==> flow/design.v <==
module RX_DataSampler
(
  input wire          CLK,
  input wire          RST,
  input wire          DataSampler_Enable,
  input wire   [2:0]  Edge_Counts,
  input wire          Serial_Data,
  input wire   [3:0]  PreScale,
  output reg          Sampled_Bit
);
reg [2:0]   Register;
reg [2:0]   Register_comb;
reg         Sampled_Bit_comb;
always @ (posedge CLK or negedge RST)
  begin
    if(!RST)
      begin
        Register <= 0;
        Sampled_Bit <= 0;
      end
    else
      begin
        Register <= Register_comb;
        Sampled_Bit <= Sampled_Bit_comb;
      end
  end
always @ (*)
  begin
    if(DataSampler_Enable)
      begin
        Register_comb = Register;
        case(Edge_Counts)
          ((PreScale>>1)-3'd1): begin
                                  Register_comb[0] = Serial_Data;
                                end
          ((PreScale>>1)):      begin
                                  Register_comb[1] = Serial_Data;
                                end
          ((PreScale>>1)+3'd1): begin
                                  Register_comb[2] = Serial_Data;
                                end
                      default:  begin
                                  Register_comb = Register;
                                end
        endcase
      end
    else
      begin
        Register_comb = Register;
      end
  end
always @(*) 
  begin
    if (Edge_Counts == (PreScale>>1)+3'd2)
      begin
        casex(Register)
        3'b00x: begin
                  Sampled_Bit_comb = 0;
                end
        3'bx00: begin
                  Sampled_Bit_comb = 0;
                end
        3'b0x0: begin
                  Sampled_Bit_comb = 0;
                end
        3'b11x: begin
                  Sampled_Bit_comb = 1;
                end
        3'bx11: begin
                  Sampled_Bit_comb = 1;
                end
        3'b1x1: begin
                  Sampled_Bit_comb = 1;
                end
        default: begin
                  Sampled_Bit_comb = Sampled_Bit;
                 end
        endcase
      end
    else
      begin
        Sampled_Bit_comb = Sampled_Bit;
      end
  end
endmodule
module RX_Deserializer
(
  input wire          CLK,
  input wire          RST,
  input wire          Deserializer_Enable,
  input wire          Sampled_Bit,
  output reg  [7:0]   Parallel_data
);
reg  [7:0]   Parallel_data_comb;
always @ (posedge CLK or negedge RST)
  begin
    if(!RST)
      begin
        Parallel_data <= 8'b0;
      end
    else 
      begin
        Parallel_data <= Parallel_data_comb;
      end
  end
always @ (*)
  begin
    if(Deserializer_Enable)
      begin
        Parallel_data_comb = {Sampled_Bit,Parallel_data[7:1]};
      end
    else
      begin
        Parallel_data_comb = Parallel_data;
      end
  end
endmodule
module RX_EdgeBitCounter
(
  input wire            CLK,
  input wire            RST,
  input wire            Counter_Enable,
  input wire            Parity_Enable,
  output reg   [3:0]    Bit_Counts,  
  output reg   [2:0]    Edge_Counts
);
reg   [3:0]    Bit_Counts_comb; 
reg   [2:0]    Edge_Counts_comb;
wire  [3:0]    Counter_End;
assign Counter_End = Parity_Enable ? 4'd11 : 4'd10;
always @ (posedge CLK or negedge RST)
  begin
    if(!RST)
      begin
        Bit_Counts <= 3'b0;
        Edge_Counts <= 2'b0;
      end
    else 
      begin
        Bit_Counts <= Bit_Counts_comb;
        Edge_Counts <= Edge_Counts_comb;
      end
  end
always @ (*) 
  begin
    if (Counter_Enable)
      begin
        Edge_Counts_comb = Edge_Counts + 3'd1;
      end
    else
      begin
        Edge_Counts_comb = 3'd0;
      end
  end
always @ (*)
  begin
    if(Counter_Enable && Edge_Counts == 3'd7 && Bit_Counts != Counter_End)
      begin
        Bit_Counts_comb = Bit_Counts + 4'd1;
      end
    else if (Counter_Enable && Bit_Counts != Counter_End)
      begin
        Bit_Counts_comb = Bit_Counts;
      end
    else
      begin
        Bit_Counts_comb = 4'd0;
      end
  end
endmodule
module RX_FSM 
(
  input wire          CLK,
  input wire          RST,
  input wire          Parity_Enable,
  input wire          Serial_Data,
  input wire  [3:0]   Bit_Counts,
  input wire  [2:0]   Edge_Counts,
  input wire          Parity_Error,
  input wire          Start_Glitch,
  input wire          Stop_Error,
  output reg          Counter_Enable,
  output reg          Deserializer_Enable,
  output reg          DataSampler_Enable,
  output reg          ParityCheck_Enable,
  output reg          StartCheck_Enable,
  output reg          StopCheck_Enable,
  output reg          Data_Valid
);
localparam  IDLE = 3'b000,
            START = 3'b001,
            DATA = 3'b010,
            PARITY = 3'b011,
            STOP = 3'b100;
localparam EDGE3 = 3'd3,
           EDGE4 = 3'd4,
           EDGE5 = 3'd5,
           EDGE7 = 3'd7,
           EDGE0 = 3'd0;
reg [2:0] Current_State;
reg [2:0] Current_State_comb;
always @ (posedge CLK or negedge RST)
  begin
    if(!RST)
      begin
        Current_State <= IDLE;
      end
    else
      begin
        Current_State <= Current_State_comb;
      end
  end
always @ (*)
  begin
    case(Current_State)
      IDLE:   begin
                if(!Serial_Data && !Bit_Counts)
                  begin
                    Current_State_comb = START;
                  end          
                else
                  begin
                    Current_State_comb = IDLE;
                  end
              end
      START:  begin
                if(Bit_Counts == 4'd1 && Start_Glitch)
                  begin
                    Current_State_comb = IDLE;  
                  end
                else if (Bit_Counts == 4'd1 && !Start_Glitch)
                  begin
                    Current_State_comb = DATA;
                  end
                else
                  begin
                    Current_State_comb = START;
                  end
              end
      DATA:   begin
                if(Bit_Counts == 4'd9 && Parity_Enable) 
                  begin
                    Current_State_comb = PARITY;
                  end
                else if(Bit_Counts == 4'd9 && !Parity_Enable)
                  begin
                    Current_State_comb = STOP;
                  end
                else
                  begin
                    Current_State_comb = DATA;
                  end
              end
      PARITY: begin
                if (Bit_Counts == 4'd10)
                  begin
                    Current_State_comb = STOP;
                  end
                else
                  begin
                    Current_State_comb = PARITY;
                  end
              end
      STOP:   begin
                if (Serial_Data && ((Bit_Counts == 4'd11 && Parity_Enable) || (Bit_Counts == 4'd10 && !Parity_Enable)))
                  begin
                    Current_State_comb = IDLE;
                  end
                else if (!Serial_Data && ((Bit_Counts == 4'd11 && Parity_Enable) || (Bit_Counts == 4'd10 && !Parity_Enable)))
                  begin
                    Current_State_comb = START;
                  end
                else
                  begin
                    Current_State_comb = STOP;
                  end
              end
      default:begin
                Current_State_comb = IDLE;  
              end
    endcase
  end
always @ (*)
  begin
    Counter_Enable = 0;
    ParityCheck_Enable = 0;
    StartCheck_Enable = 0;
    StopCheck_Enable = 0;
    DataSampler_Enable = 0;
    Deserializer_Enable = 0;
    Data_Valid = 0;
    case(Current_State)
      IDLE:   begin
              end
      START:  begin
                Counter_Enable = 1;
                case(Edge_Counts)
                  EDGE3:    begin
                              DataSampler_Enable = 1;
                            end
                  EDGE4:    begin
                              DataSampler_Enable = 1;
                            end
                  EDGE5:    begin
                              DataSampler_Enable = 1;
                            end
                  EDGE7:    begin
                              StartCheck_Enable = 1;
                            end
                  default:  begin
                              DataSampler_Enable = 0;
                              Deserializer_Enable = 0;
                              StartCheck_Enable = 0;
                            end
                endcase
              end
      DATA:   begin
                Counter_Enable = 1;
                case(Edge_Counts)
                  EDGE3:    begin
                              DataSampler_Enable = 1;
                            end
                  EDGE4:    begin
                              DataSampler_Enable = 1;
                            end
                  EDGE5:    begin
                              DataSampler_Enable = 1;
                            end
                  EDGE7:    begin
                              Deserializer_Enable = 1;
                              if(Parity_Enable)
                                begin
                                  ParityCheck_Enable = 1;
                                end 
                              else
                                begin
                                  ParityCheck_Enable = 0;
                                end
                            end
                  default:  begin
                              DataSampler_Enable = 0;
                              Deserializer_Enable = 0;
                              ParityCheck_Enable = 0;
                            end
                endcase
              end
      PARITY: begin
                Counter_Enable = 1;
                case(Edge_Counts)
                  EDGE3:    begin
                              DataSampler_Enable = 1;
                            end
                  EDGE4:    begin
                              DataSampler_Enable = 1;
                            end
                  EDGE5:    begin
                              DataSampler_Enable = 1;
                            end
                  EDGE7:    begin
                              ParityCheck_Enable = 1;
                            end
                  default:  begin
                              DataSampler_Enable = 0;
                              ParityCheck_Enable = 0;
                            end
                endcase
              end
      STOP:   begin
                Counter_Enable = 1;
                case(Edge_Counts)
                  EDGE3:    begin
                              DataSampler_Enable = 1;
                            end
                  EDGE4:    begin
                              DataSampler_Enable = 1;
                            end
                  EDGE5:    begin
                              DataSampler_Enable = 1;
                            end
                  EDGE7:    begin
                              StopCheck_Enable = 1;
                            end
                  EDGE0:    begin
                              if(!Stop_Error && !Parity_Error && Parity_Enable)
                                begin
                                  Data_Valid = 1;
                                end
                              else if (!Stop_Error && !Parity_Enable)
                                begin
                                  Data_Valid = 1;
                                end
                              else
                                begin
                                  Data_Valid = 0;
                                end
                            end
                  default:  begin
                              DataSampler_Enable = 0;
                              StopCheck_Enable = 0;
                            end
                endcase
              end
      default:begin
                Counter_Enable = 0;
                ParityCheck_Enable = 0;
                StartCheck_Enable = 0;
                StopCheck_Enable = 0;
                DataSampler_Enable = 0;
                Deserializer_Enable = 0;
                Data_Valid = 0;
              end
    endcase
  end
endmodule
module RX_ParityCheck 
(
  input wire            RST,
  input wire            CLK,
  input wire            ParityCheck_Enable,
  input wire            Parity_Type,
  input wire            Sampled_Bit,
  input wire    [3:0]   Bit_Counts,   
  output reg            Parity_Error
);
reg [7:0]   Register;
reg [7:0]   Register_comb;
reg         ParityBit;
reg         ParityBit_comb;
localparam  EVEN = 0,
            ODD = 1;
always @ (posedge CLK or negedge RST)
  begin
    if(!RST)
      begin
        Register <= 8'b0;
        ParityBit <= 0;
      end
    else 
      begin
        Register <= Register_comb;
        ParityBit <= ParityBit_comb;
      end
  end
always @ (*)
  begin
    if(ParityCheck_Enable && Bit_Counts != 4'd9)        
      begin
        Register_comb = {Sampled_Bit,Register[7:1]} ;
        ParityBit_comb = ParityBit;
      end
    else if (ParityCheck_Enable && Bit_Counts == 4'd9) 
      begin
        Register_comb = Register;
        ParityBit_comb = Sampled_Bit;
      end
    else
      begin
        Register_comb = Register;
        ParityBit_comb = ParityBit;
      end   
  end
always @ (*)
begin
  if (Bit_Counts == 4'd10 || Bit_Counts == 4'd11)
    begin
      case (Parity_Type)
        EVEN: begin
                if (ParityBit == ^Register)
                  begin
                    Parity_Error = 0; 
                  end
                else
                  begin
                    Parity_Error = 1; 
                  end
              end
        ODD:  begin
                if (ParityBit == ~^Register)
                  begin
                    Parity_Error = 0; 
                  end
                else
                  begin
                    Parity_Error = 1; 
                  end
              end
        default:  begin
                    Parity_Error = 1;
                  end
      endcase
    end
  else
    begin
      Parity_Error = 1;
    end
end
endmodule
module  RX_StartCheck 
(
  input wire          CLK,
  input wire          RST,
  input wire          StartCheck_Enable,
  input wire          Sampled_Bit,
  output reg          Start_Glitch
);
reg  Start_Glitch_comb;
always @ (posedge CLK or negedge RST)
  begin
    if(!RST)
      begin
        Start_Glitch <= 1'b0;
      end
    else 
      begin
        Start_Glitch <= Start_Glitch_comb;
      end
  end
always @ (*)
begin
  if(StartCheck_Enable && !Sampled_Bit)
    begin
      Start_Glitch_comb = 0;
    end
  else
    begin
      Start_Glitch_comb = 1;
    end
end
endmodule
module  RX_StopCheck 
(
  input wire          CLK,
  input wire          RST,
  input wire          StopCheck_Enable,
  input wire          Sampled_Bit,
  output reg          Stop_Error
);
reg  Stop_Error_comb;
always @ (posedge CLK or negedge RST)
  begin
    if(!RST)
      begin
        Stop_Error <= 1'b0;
      end
    else 
      begin
        Stop_Error <= Stop_Error_comb;
      end
  end
always @ (*)
begin
  if(StopCheck_Enable && Sampled_Bit)
    begin
      Stop_Error_comb = 0;
    end
  else
    begin
      Stop_Error_comb = 1;
    end
end
endmodule
module UART_RX_TOP
(
  input wire          RX_CLK,
  input wire          RX_RST,
  input wire          RX_Serial_Data,
  input wire          RX_Parity_Enable,
  input wire          RX_Parity_Type,
  input wire  [3:0]   RX_Prescale,
  output wire         RX_Data_Valid,        
  output wire [7:0]   RX_Parallel_Data        
);
wire          RX_DataSampler_Enable;
wire  [2:0]   RX_Edge_Counts;
wire  [3:0]   RX_Bit_Counts;
wire          RX_Sampled_Bit;
wire          RX_Deserializer_Enable;
wire          RX_Counter_Enable;
wire          RX_Parity_Error;
wire          RX_Start_Glitch;
wire          RX_Stop_Error;
wire          RX_ParityCheck_Enable;
wire          RX_StartCheck_Enable;
wire          RX_StopCheck_Enable;
RX_DataSampler u_RX_DataSampler(
  .CLK                (RX_CLK                ),
  .RST                (RX_RST                ),
  .DataSampler_Enable (RX_DataSampler_Enable ),
  .Edge_Counts        (RX_Edge_Counts        ),
  .Serial_Data        (RX_Serial_Data        ),
  .PreScale           (RX_Prescale           ),
  .Sampled_Bit        (RX_Sampled_Bit        )
);
RX_Deserializer u_RX_Deserializer(
  .CLK                 (RX_CLK                 ),
  .RST                 (RX_RST                 ),
  .Deserializer_Enable (RX_Deserializer_Enable ),
  .Sampled_Bit         (RX_Sampled_Bit         ),
  .Parallel_data       (RX_Parallel_Data        )
);
RX_EdgeBitCounter u_RX_EdgeBitCounter(
  .CLK            (RX_CLK            ),
  .RST            (RX_RST            ),
  .Counter_Enable (RX_Counter_Enable ),
  .Parity_Enable  (RX_Parity_Enable  ),
  .Bit_Counts     (RX_Bit_Counts     ),
  .Edge_Counts    (RX_Edge_Counts    )
);
RX_FSM  u_RX_FSM(
  .CLK                 (RX_CLK                 ),
  .RST                 (RX_RST                 ),
  .Parity_Enable       (RX_Parity_Enable       ),
  .Serial_Data         (RX_Serial_Data         ),
  .Bit_Counts          (RX_Bit_Counts          ),
  .Edge_Counts         (RX_Edge_Counts         ),
  .Parity_Error        (RX_Parity_Error        ),
  .Start_Glitch        (RX_Start_Glitch        ),
  .Stop_Error          (RX_Stop_Error          ),
  .Counter_Enable      (RX_Counter_Enable      ),
  .Deserializer_Enable (RX_Deserializer_Enable ),
  .DataSampler_Enable  (RX_DataSampler_Enable  ),
  .ParityCheck_Enable  (RX_ParityCheck_Enable  ),
  .StartCheck_Enable   (RX_StartCheck_Enable   ),
  .StopCheck_Enable    (RX_StopCheck_Enable    ),
  .Data_Valid          (RX_Data_Valid          )
);
RX_ParityCheck  u_RX_ParityCheck(
  .CLK                (RX_CLK                ),
  .RST                (RX_RST                ),
  .ParityCheck_Enable (RX_ParityCheck_Enable ),
  .Parity_Type        (RX_Parity_Type        ),
  .Sampled_Bit        (RX_Sampled_Bit        ),
  .Bit_Counts         (RX_Bit_Counts         ),
  .Parity_Error       (RX_Parity_Error       )
);
RX_StartCheck u_RX_StartCheck(
  .CLK               (RX_CLK               ),
  .RST               (RX_RST               ),
  .StartCheck_Enable (RX_StartCheck_Enable ),
  .Sampled_Bit       (RX_Sampled_Bit       ),
  .Start_Glitch      (RX_Start_Glitch      )
);
RX_StopCheck u_RX_StopCheck(
  .CLK              (RX_CLK              ),
  .RST              (RX_RST              ),
  .StopCheck_Enable (RX_StopCheck_Enable ),
  .Sampled_Bit      (RX_Sampled_Bit      ),
  .Stop_Error       (RX_Stop_Error       )
);
endmodule
## Tool chain data of UART_RX_TOP

Tool output for the design above, in the order of the flow.
Lines are those of the file above, counted from 1.
Operators carry their Yosys type and port widths (W data, S select, Z words).
Not given: n/a

- Design top: UART_RX_TOP
- Clock input: RX_CLK
- Cell library: sky130hd
- Corner: tt_025C_1v80

## Word level

Yosys after proc, flatten, opt, wreduce and memory -nomap, before mapping. Memory bits, and registers merged into a memory's read port (data or address), are not among the register bits. Print and check cells are not counted.

- Bits in registers: 33
- Output and inout port bits: 9

- Add/subtract/negate cells: 5
- Reduce/logical cells: 41
- Multiplexer cells: 39
- Eq/ne operators: 24
- Bitwise gates (word level): 4

Operators by type and width:

| operator | number |
|---|---|
| $mux W1 | 24 |
| $mux W3 | 7 |
| $logic_and A1 B1 Y1 | 19 |
| $pmux W3 S5 | 1 |
| $eq A3 B3 Y1 const B | 4 |
| $eq A3 B4 Y1 | 3 |
| $eq A4 B4 Y1 const B | 3 |
| $eq A3 B2 Y1 const B | 3 |
| $reduce_xnor A8 Y1 | 1 |
| $reduce_xor A8 Y1 | 1 |
| $mux W8 | 1 |
| $mux W4 | 2 |
| $logic_not A1 Y1 | 6 |
| $eq A2 B2 Y1 const B | 3 |
| $logic_not A2 Y1 | 3 |
| $logic_not A3 Y1 | 2 |
| $pmux W1 S2 | 3 |
| $not A1 Y1 | 4 |
| $reduce_and A2 Y1 | 2 |
| $add A3 B1 Y4 const B | 1 |
| $sub A3 B1 Y4 const B | 1 |
| $add A3 B2 Y4 const B | 1 |
| $add A4 B1 Y4 const B | 1 |
| $eq A4 B1 Y1 const B | 1 |
| $ne A4 B4 Y1 | 1 |
| $ne A4 B4 Y1 const B | 1 |
| $logic_not A4 Y1 | 1 |
| $reduce_and A4 Y1 | 1 |

Other operator kinds: 10; their cells: 12.

## Logic depth

Yosys ltp: most cells in a row. Word level: on the elaborated netlist, between registers, memories and ports. Mapped: between sequential cells and ports; inverters and the memories' decode and read muxes count.

- Depth in word-level cells: 11
- ABC_AREA: 0
- Mapped depth: 6
- Mapped depth without buffers: 6

## Mapped cells and area

The flow's flattened synthesis, as Yosys stat reports it; memories are mapped. The netlist is that of the ABC_AREA named above (0 if unset); the other value can give another one.
The area totals of this step are shown rounded.

- Mapped cells: 159
- Flip-flop cells: 35
- Mapped area: 1838 um^2

Cell types:

| cell | number | area in all (um^2) |
|---|---|---|
| sky130_fd_sc_hd__dfrtp_1 | 34 | 850.816 |
| sky130_fd_sc_hd__mux2_1 | 18 | 202.694 |
| sky130_fd_sc_hd__ha_1 | 13 | 162.656 |
| sky130_fd_sc_hd__xnor2_1 | 12 | 105.101 |
| sky130_fd_sc_hd__nand2_1 | 12 | 45.043 |
| sky130_fd_sc_hd__nor2_1 | 12 | 45.043 |
| sky130_fd_sc_hd__xor2_1 | 5 | 43.792 |
| sky130_fd_sc_hd__mux2_2 | 3 | 33.782 |
| sky130_fd_sc_hd__inv_1 | 8 | 30.029 |
| sky130_fd_sc_hd__dfstp_2 | 1 | 26.275 |
| sky130_fd_sc_hd__nor2b_1 | 4 | 25.024 |
| sky130_fd_sc_hd__xnor3_1 | 1 | 22.522 |
| sky130_fd_sc_hd__mux2i_1 | 2 | 20.019 |
| sky130_fd_sc_hd__nand2b_1 | 3 | 18.768 |
| sky130_fd_sc_hd__nand4_1 | 3 | 18.768 |
| sky130_fd_sc_hd__a32oi_1 | 2 | 17.517 |
| sky130_fd_sc_hd__a2111oi_2 | 1 | 15.014 |
| sky130_fd_sc_hd__nand3_1 | 3 | 15.014 |

Not listed: further types 17, cells in them 22.
The figures by module come from a second, unflattened synthesis with its own total; it is not the netlist above.

- Cell total of the unflattened synthesis: 159
- Area total of the unflattened synthesis: 1913 um^2

Rows give one instance, submodules left out.

By module:

| module | seq. area (um^2) | instances | cells | area (um^2) |
|---|---|---|---|---|
| RX_ParityCheck | 225.2 | 1 | 31 | 441.7 |
| RX_FSM | 126.4 | 1 | 43 | 394.1 |
| RX_DataSampler | 100.1 | 1 | 36 | 362.8 |
| RX_Deserializer | 200.2 | 1 | 17 | 331.6 |
| RX_EdgeBitCounter | 175.2 | 1 | 28 | 322.8 |
| RX_StartCheck | 25.0 | 1 | 2 | 31.3 |
| RX_StopCheck | 25.0 | 1 | 2 | 28.8 |
| UART_RX_TOP | 0.0 | 1 | 0 | 0.0 |

## Path before layout

Source: OpenSTA report_checks on the synthesized netlist (no wires, ideal clock, input and output delay 20% of the period each), path of least setup slack; recovery checks are left aside. Register names are those of the netlist, which keeps one name where synthesis merged equal registers.

- Path type: input to output
- From: input RX_Parity_Type
- To: output RX_Data_Valid
- Delay of the path: 1224 ps
- Data arrival time: 1776 ps
- Output delay: 552 ps
- Clock period: 2760 ps
- Stages: 5
- Setup slack: 432 ps
- External input delay: 552 ps
- Buffers on the path: 0
- Synthesis period reached: 2328 ps

"delay of the path" = arrival - input delay + setup time.
A path that ends at an output port has no setup time.
"stages" counts driving pins, that of a launching flip-flop among them; a cell with two outputs on the path counts twice.
"synthesis period reached" = period - worst setup slack (recovery checks aside). The figure is calculated, with input and output delays left at 20% of the set period.
The rows between start and end are the longest chain of elaborated cells between them; the timing report does not say that the signal goes this way. Where chains are equally long, one stands for them.
A line is the first line of the expression or statement that the cell stems from. Yosys adds cells for indexed reads and writes and turns some case tables into memories.

- Cell sequence: sky130_fd_sc_hd__xnor2_1 sky130_fd_sc_hd__xnor3_1 sky130_fd_sc_hd__xnor2_1 sky130_fd_sc_hd__o211ai_1 sky130_fd_sc_hd__a2111oi_2
- Length of the longest elaborated chain: 9

RTL lines, path post-synthesis:

| item | RTL line | RTL |
|---|---|---|
| start: declaration | 568 | `input wire          RX_Parity_Type,` |
| $not A1 Y1 | 466 | `case (Parity_Type)` |
| $pmux W1 S2 | 466 |  |
| $mux W1 | 464 | `if (Bit_Counts == 4'd10 \|\| Bit_Counts == 4'd11)` |
| $logic_not A1 Y1 | 384 | `if(!Stop_Error && !Parity_Error && Parity_Enable)` |
| $logic_and A1 B1 Y1 x2 | 384 |  |
| $mux W1 | 384 |  |
| $mux W1 | 370 | `case(Edge_Counts)` |
| $mux W1 | 292 | `case(Current_State)` |
| end: declaration | 570 | `output wire         RX_Data_Valid,` |

## Timing after layout

Path of least setup slack in the final report of stored run 1 (OpenROAD, finished layout, wires in). Where an end is a register, its clock arrival counts in the times.
The path's times are printed in steps of 10 ps; the period is the one set.

- Path type: register to output
- From: register u_RX_ParityCheck.Register[6]
- To: output RX_Data_Valid
- Output delay: 360 ps
- Data arrival time: 2070 ps
- Setup slack: -610 ps
- Clock period: 1820 ps
- Stages: 7
- Buffers on the path: 1

The rows between start and end are the longest chain of elaborated cells between them; the timing report does not say that the signal goes this way. Where chains are equally long, one stands for them.

- Cell sequence: sky130_fd_sc_hd__dfrtp_1 sky130_fd_sc_hd__xnor2_1 sky130_fd_sc_hd__xnor3_1 sky130_fd_sc_hd__xnor2_2 sky130_fd_sc_hd__o211ai_1 sky130_fd_sc_hd__a2111oi_2 sky130_fd_sc_hd__buf_2
- Length of the longest elaborated chain: 11

RTL lines, path post-layout:

| item | RTL line | RTL |
|---|---|---|
| start: declaration | 425 | `reg [7:0]   Register;` |
| start: assignment | 435 | `Register <= 8'b0;` |
| start: assignment | 440 | `Register <= Register_comb;` |
| $reduce_xnor A8 Y1 | 478 | `if (ParityBit == ~^Register)` |
| $eq A1 B1 Y1 | 478 |  |
| $mux W1 | 478 |  |
| $pmux W1 S2 | 466 | `case (Parity_Type)` |
| $mux W1 | 464 | `if (Bit_Counts == 4'd10 \|\| Bit_Counts == 4'd11)` |
| $logic_not A1 Y1 | 384 | `if(!Stop_Error && !Parity_Error && Parity_Enable)` |
| $logic_and A1 B1 Y1 x2 | 384 |  |
| $mux W1 | 384 |  |
| $mux W1 | 370 | `case(Edge_Counts)` |
| $mux W1 | 292 | `case(Current_State)` |
| end: declaration | 570 | `output wire         RX_Data_Valid,` |

Design UART_RX_TOP on sky130hd. What follows are 2 stored runs of the flow, each under its own settings; their order means nothing. The constraints put input and output delay at 20% of the set period each and load the outputs with 0.01 pF.
"clock period reached" is the run's clock period less its worst setup slack. It is reckoned from that one timing run; input and output delays stay at 20% of the period that was set.
By "time used up by the worst setup path" is meant the share of the clock period that the worst setup path is allowed (20% is reserved at inputs, 20% at outputs), minus its slack. Clock arrival times at its registers enter into it.
"total power after layout" is the tool's figure for a default switching activity; nothing was simulated.
"time used up by the worst setup path" is known to 10 ps.
Results are given in rounded form.
Settings: -- = not set for that run.

| item | stored run 1 | stored run 2 |
|---|---|---|
| period_ns | 1.82 | 2.49 |
| CORE_UTILIZATION | 30 | 37 |
| PLACE_DENSITY_LB_ADDON | 0.1 | 0.09 |
| CORE_MARGIN | 10 | 8 |
| TNS_END_PERCENT | 75 | -- |
| GPL_ROUTABILITY_DRIVEN | 0 | -- |
| CTS_CLUSTER_SIZE | 31 | 82 |
| SLEW_MARGIN | 10 | 20 |
| CAP_MARGIN | 20 | 15 |
| SETUP_SLACK_MARGIN | -- | 0.71 |
| HOLD_SLACK_MARGIN | -- | 0.05 |
| CORE_ASPECT_RATIO | -- | 1.95 |
| CTS_CLUSTER_DIAMETER | -- | 306 |
| area of the synthesized netlist (um^2) | 1838 | 1838 |
| die footprint (um^2) | 9658 | 7606 |
| standard-cell area of the final layout (um^2) | 2576 | 2278 |
| post-layout utilization (%) | 43.5 | 46.4 |
| smallest setup slack (ps) | -613 | -68 |
| sum of negative setup slack (ps) | -613 | -68 |
| total power after layout (mW) | 2.117 | 1.482 |
| clock period reached (ps) | 2433 | 2558 |
| time used up by the worst setup path (ps) | 2070 | 2060 |
| class of the worst setup path | register to output | register to output |
